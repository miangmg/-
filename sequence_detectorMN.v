==> flow/design.v <==
module sequence_detectorMN(
		input clk,
		input rst_n,
		input data_in,
		input [5:0]N,
		input [4:0]M,
		output reg detec_pluse
	);
reg [6:0] count_in_A;
reg [11:0] count_in_all_A;
reg [2:0] state;
parameter S0_1 = 1,S0_0 = 2,S1_1 = 3,S1_0 = 4;
always @(posedge clk)begin
	if(!rst_n)begin
		state<=S0_1;
		count_in_A<= 'd0;
		count_in_all_A <= 'd0;
	end
	else begin
		case (state)
		S0_1: begin
			if((data_in==1'b1)&&(count_in_A<N-1))begin
				count_in_A <= count_in_A+1;
				state<=S0_1;
			end
			else if ((data_in==1'b0)&&(count_in_A<N-1)) begin
				count_in_A <= 'd0;
				state<=S0_1;
			end
			else if ((data_in==1'b1)&&(count_in_A==N-1))begin
				count_in_A <= 'd0;
				state<=S0_0;
			end
			else if ((data_in==1'b0)&&(count_in_A==N-1)) begin
				count_in_A <= 'd0;
				state<=S0_1;
			end
		end
		S0_0: begin
			if((data_in==1'b0)&&(count_in_A<N-1))begin
				count_in_A <= count_in_A+1;
				state<=S0_0;
			end
			else if ((data_in==1'b1)&&(count_in_A<N-1)) begin
				count_in_A <= 'd0;
				state<=S0_1;
			end
			else if ((data_in==1'b0)&&(count_in_A==N-1))begin
				count_in_A <= 'd0;
				count_in_all_A <= 'd1;
				state<=S1_1;
			end
			else if ((data_in==1'b1)&&(count_in_A==N-1))begin
				count_in_A <= 'd0;
				state<=S0_1;
			end
		end
		S1_1: begin
			if((data_in==1'b1)&&(count_in_A<N-1))begin
				count_in_A <= count_in_A+1;
				state<=S1_1;
			end
			else if ((data_in==1'b0)&&(count_in_A<N-1)) begin
				count_in_A <= 'd0;
				count_in_all_A <= 'd0;
				state<=S0_1;
			end
			else if ((data_in==1'b1)&&(count_in_A==N-1))begin
				count_in_A <= 'd0;
				state<=S1_0;
			end
			else if ((data_in==1'b0)&&(count_in_A==N-1)) begin
				count_in_A <= 'd0;
				count_in_all_A <= 'd0;
				state<=S0_1;
			end
		end
		S1_0: begin
			if((data_in==1'b0)&&(count_in_A<N-1))begin
				count_in_A <= count_in_A+1;
				state<=S1_0;
			end
			else if ((data_in==1'b1)&&(count_in_A<N-1)) begin
				count_in_A <= 'd0;
				count_in_all_A <= 'd0;
				state<=S0_1;
			end
			else if ((data_in==1'b0)&&(count_in_A==N-1))begin
				count_in_A <= 'd0;
				count_in_all_A <= count_in_all_A+'d1;
				state<=S1_1;
			end
			else if ((data_in==1'b1)&&(count_in_A==N-1))begin
				count_in_A <= 'd0;
				count_in_all_A <= 'd0;
				state<=S0_1;
			end
		end
		endcase
	end
end
always@(posedge clk)begin
	if (!rst_n)begin
		detec_pluse<=1'b0;
	end
	else if((count_in_all_A==M-1)&&(state==S1_0)&&(data_in==1'b0)&&(count_in_A==N-1))begin
		detec_pluse<=1'b1;
		count_in_all_A<=1'b0;
	end
	else begin
		detec_pluse<=1'b0;
	end
end
endmodule
# Reports on sequence_detectorMN
# The steps from the RTL of sequence_detectorMN to its reports follow in flow order.
# Line numbers count from 1 in the design file above.
# Library cell names are shortened.
# Not given: --
[setup]
top_module = "sequence_detectorMN"
clock_port = "clk"
library = "sky130hd"
corner = "tt_025C_1v80"

# Word-level counts
# Source: Yosys, flattened and elaborated, memories not mapped. Widths are those after wreduce. Registers that Yosys merges into a memory's read port (data or address) are not register bits. Print and check cells do not count. Equal cells are merged and count once.
[classes]
div = 0
logic = 1
mux = 23
reduce_and_logical = 12
shift = 0
cmp = 1
mul = 0
add_sub_neg = 3
eq_ne = 7
[op_table]
columns = ["op", "count"]
rows = [
  ["2-to-1 mux 7 bit", 8],
  ["2-to-1 mux 3 bit", 12],
  ["logical NOT 32 bit", 1],
  ["less-than comparator 7 x 32 -> 1 bit", 1],
  ["equality test 7 x 32 -> 1 bit", 1],
  ["parallel mux 7 bit (select 2 bit)", 1],
  ["parallel mux 3 bit (select 4 bit)", 1],
  ["inequality test 5 x 1 -> 1 bit with constant B", 2],
  ["logical AND 1 bit", 7],
  ["subtractor 6 x 1 -> 7 bit with constant B", 1],
  ["adder 7 x 1 -> 7 bit with constant B", 1],
  ["equality test 3 x 2 -> 1 bit with constant B", 2],
  ["subtractor 5 x 1 -> 6 bit with constant B", 1],
  ["OR reduction 2 bit", 2],
  ["nonzero test 4 bit", 1],
  ["equality test 3 x 1 -> 1 bit with constant B", 1],
  ["equality test 3 bit with constant B", 1],
  ["AND reduction 3 bit", 1],
  ["inverter 1 bit", 1],
  ["2-to-1 mux 1 bit", 1],
]
[bits]
clocked_rd_ports_x_width = 0
n_memories = 0
latch_bits = 0
wordCells = 50
regBits = 11
ramBits = 0
mem_bits_ro = 0
output_inout_bits = 1
inputBits = 14

# Depth
# Depth = most cells in a row (Yosys ltp): at word level without a register or memory, in the mapped netlist without a sequential cell, where the memories' decode and read muxes count.
[logic_depth]
word_depth = 8
ABC_AREA = 0
mapped_depth = 11
ltp_nobuf = 10

# After synthesis
# The flow's flattened synthesis, as Yosys stat reports it; memories are mapped. The netlist is that of the ABC_AREA named above (0 if unset); the other value can give another one.
# The area totals of this step are shown rounded.
[synth_totals]
ffs = 12
seq_area_mm2 = 0.0002402
mapped_cells = 121
yosys_area_mm2 = 0.001025
[by_type]
columns = ["type", "count", "area_total_um2"]
rows = [
  ["dfxtp_1", 12, 240.23],
  ["ha_1", 8, 100.096],
  ["o21ai_0", 11, 55.053],
  ["nor2_1", 9, 33.782],
  ["a211oi_1", 4, 30.029],
  ["nand3_1", 6, 30.029],
  ["inv_1", 7, 26.275],
  ["nand2_1", 7, 26.275],
  ["o31a_1", 3, 26.275],
  ["xor2_1", 3, 26.275],
  ["a211oi_2", 2, 25.024],
  ["nor3_1", 5, 25.024],
  ["a2111o_1", 2, 22.522],
  ["nor4_4", 1, 21.27],
  ["nand4_1", 3, 18.768],
  ["nor4_1", 3, 18.768],
  ["nor4b_1", 2, 17.517],
  ["o211a_4", 1, 17.517],
]
# Other cell types: 26; their cells: 32.

# Path before layout
# Source: OpenSTA report_checks on the synthesized netlist (no wires, ideal clock, input and output delay 20% of the period each), path of least setup slack; recovery checks are left aside. Register names are those of the netlist, which keeps one name where synthesis merged equal registers.
[synth_path]
kind = "in2reg"
start = "in N[4]"
end = "reg count_in_A[2]"
setup_slack_ns = -0.111
t_arrival_ns = 2.363
delay_ns = 1.983
period_ns = 2.34
required_time_ns = 2.252
path_stages = 9
period_less_setup_slack_ns = 2.451
# "delay_ns" = arrival - input delay + setup time.
# "path_stages": output pins that drive a net of the path, with the launching flip-flop's if there is one; two outputs of one cell count as two.
# "period_less_setup_slack_ns" is the clock period less the worst setup slack; recovery checks do not enter. This is arithmetic on one report: input and output delays are still those of the set period (20% each).
# Between the ends stands the longest chain of elaborated cells between them, by number of cells; it is not shown to be the way that was timed. Of several equally long chains one is given.
# Each line given opens the expression or statement behind the cell; cells for indexed reads and writes are added by Yosys, which also makes memories of some case tables.
# A register here has more assigning lines than the two given.
[synth_between]
cell_sequence = "nor3_4 > nand3_1 > xor2_1 > ha_1 > a211oi_2 > nand2_1 > o21a_4 > a2111o_1 > a311oi_2"
elab_chain_len = 8
cells_between = 19
classes_between = "add/sub: 1; compare: 1; eq/ne: 3; mux: 9; reduce/logical: 5"
[synth_lines]
columns = ["item", "line_no", "text"]
rows = [
  ["start: declaration", 5, "input [5:0]N,"],
  ["subtractor 6 x 1 -> 7 bit", 93, "else if ((data_in==1'b1)&&(count_in_A==N-1))begin"],
  ["equality test 7 x 32 -> 1 bit", 93, ""],
  ["logical AND 1 bit", 93, ""],
  ["2-to-1 mux 7 bit", 93, ""],
  ["2-to-1 mux 7 bit", 88, "else if ((data_in==1'b0)&&(count_in_A==N-1))begin"],
  ["2-to-1 mux 7 bit", 83, "else if ((data_in==1'b1)&&(count_in_A<N-1)) begin"],
  ["2-to-1 mux 7 bit", 79, "if((data_in==1'b0)&&(count_in_A<N-1))begin"],
  ["parallel mux 7 bit (select 2 bit)", 20, "case (state)"],
  ["end: assignment", 23, "count_in_A <= count_in_A+1;"],
  ["end: assignment", 41, "count_in_A <= count_in_A+1;"],
  ["end: declaration", 9, "reg [6:0] count_in_A;"],
]

# Worst path after layout
# From the final timing report of run A: the path of least setup slack in the routed layout; clock arrival at registers is part of the times.
[layout_path]
kind = "in2reg"
start = "in N[3]"
end = "reg count_in_A[2]"
period_ns = 3.67
required_time_ns = 3.82
t_arrival_ns = 3.42
setup_slack_ns = 0.40
path_stages = 10
# Between the ends stands the longest chain of elaborated cells between them, by number of cells; it is not shown to be the way that was timed. Of several equally long chains one is given.
# A register here has more assigning lines than the two given.
[layout_between]
cell_sequence = "clkdlybuf4s50_1 > nor3_4 > nand3_1 > xor2_1 > ha_1 > a211oi_2 > nand2_1 > o21a_4 > a2111o_1 > a311oi_2"
elab_chain_len = 8
cells_between = 19
classes_between = "add/sub: 1; compare: 1; eq/ne: 3; mux: 9; reduce/logical: 5"
[layout_lines]
columns = ["item", "line_no", "text"]
rows = [
  ["start: declaration", 5, "input [5:0]N,"],
  ["subtractor 6 x 1 -> 7 bit", 93, "else if ((data_in==1'b1)&&(count_in_A==N-1))begin"],
  ["equality test 7 x 32 -> 1 bit", 93, ""],
  ["logical AND 1 bit", 93, ""],
  ["2-to-1 mux 7 bit", 93, ""],
  ["2-to-1 mux 7 bit", 88, "else if ((data_in==1'b0)&&(count_in_A==N-1))begin"],
  ["2-to-1 mux 7 bit", 83, "else if ((data_in==1'b1)&&(count_in_A<N-1)) begin"],
  ["2-to-1 mux 7 bit", 79, "if((data_in==1'b0)&&(count_in_A<N-1))begin"],
  ["parallel mux 7 bit (select 2 bit)", 20, "case (state)"],
  ["end: assignment", 23, "count_in_A <= count_in_A+1;"],
  ["end: assignment", 41, "count_in_A <= count_in_A+1;"],
  ["end: declaration", 9, "reg [6:0] count_in_A;"],
]

# Record of 2 stored runs of the RTL-to-layout flow on sequence_detectorMN, platform sky130hd. The runs are unordered. Constraints: input delay and output delay 20% of the set period each, output load 0.01 pF.
# "achievedPeriod_ns" = clock period - worst setup slack. The figure is calculated, with input and output delays left at 20% of the set period.
# "timing.worst_path_ns": the worst setup path's part of the clock period (all of it between registers, 20% less for each end at a port) less its slack. A launch clock that arrives late makes it longer, a capture clock that arrives late makes it shorter.
# "power_total_w": no workload was simulated; the value follows from the tool's default switching activity.
# Measured values are rounded.

[[run]]
name = "run A"
[run.settings]
period_ns = 3.67
CORE_UTILIZATION = 26
SETUP_SLACK_MARGIN = -0.12
PLACE_DENSITY_LB_ADDON = 0.15
CELL_PAD_IN_SITES_DETAIL_PLACEMENT = 2
CAP_MARGIN = 20
SLEW_MARGIN = 30
MAX_ROUTING_LAYER = "met4"
CORE_MARGIN = 2
[run.results]
post_synth_area_mm2 = 0.001025
die_footprint_mm2 = 0.00446
timing.worst_path_ns = 2.54
path_kind = "in2reg"
setup_ws_ns = 0.399
setup_tns_ns = 0.000
final_hold_ws_ns = 0.540
power_total_w = 0.0003402
post_route_util_pct = 34.3
achievedPeriod_ns = 3.271
layout_stdcell_area_mm2 = 0.001275

[[run]]
name = "run B"
[run.settings]
period_ns = 2.37
CAP_MARGIN = 20
CORE_MARGIN = 2
CORE_UTILIZATION = 40
SLEW_MARGIN = 20
[run.results]
post_synth_area_mm2 = 0.001025
die_footprint_mm2 = 0.002983
timing.worst_path_ns = 1.90
path_kind = "in2reg"
setup_ws_ns = -0.002
setup_tns_ns = -0.002
final_hold_ws_ns = 0.538
power_total_w = 0.0004941
post_route_util_pct = 58.2
achievedPeriod_ns = 2.372
layout_stdcell_area_mm2 = 0.001428
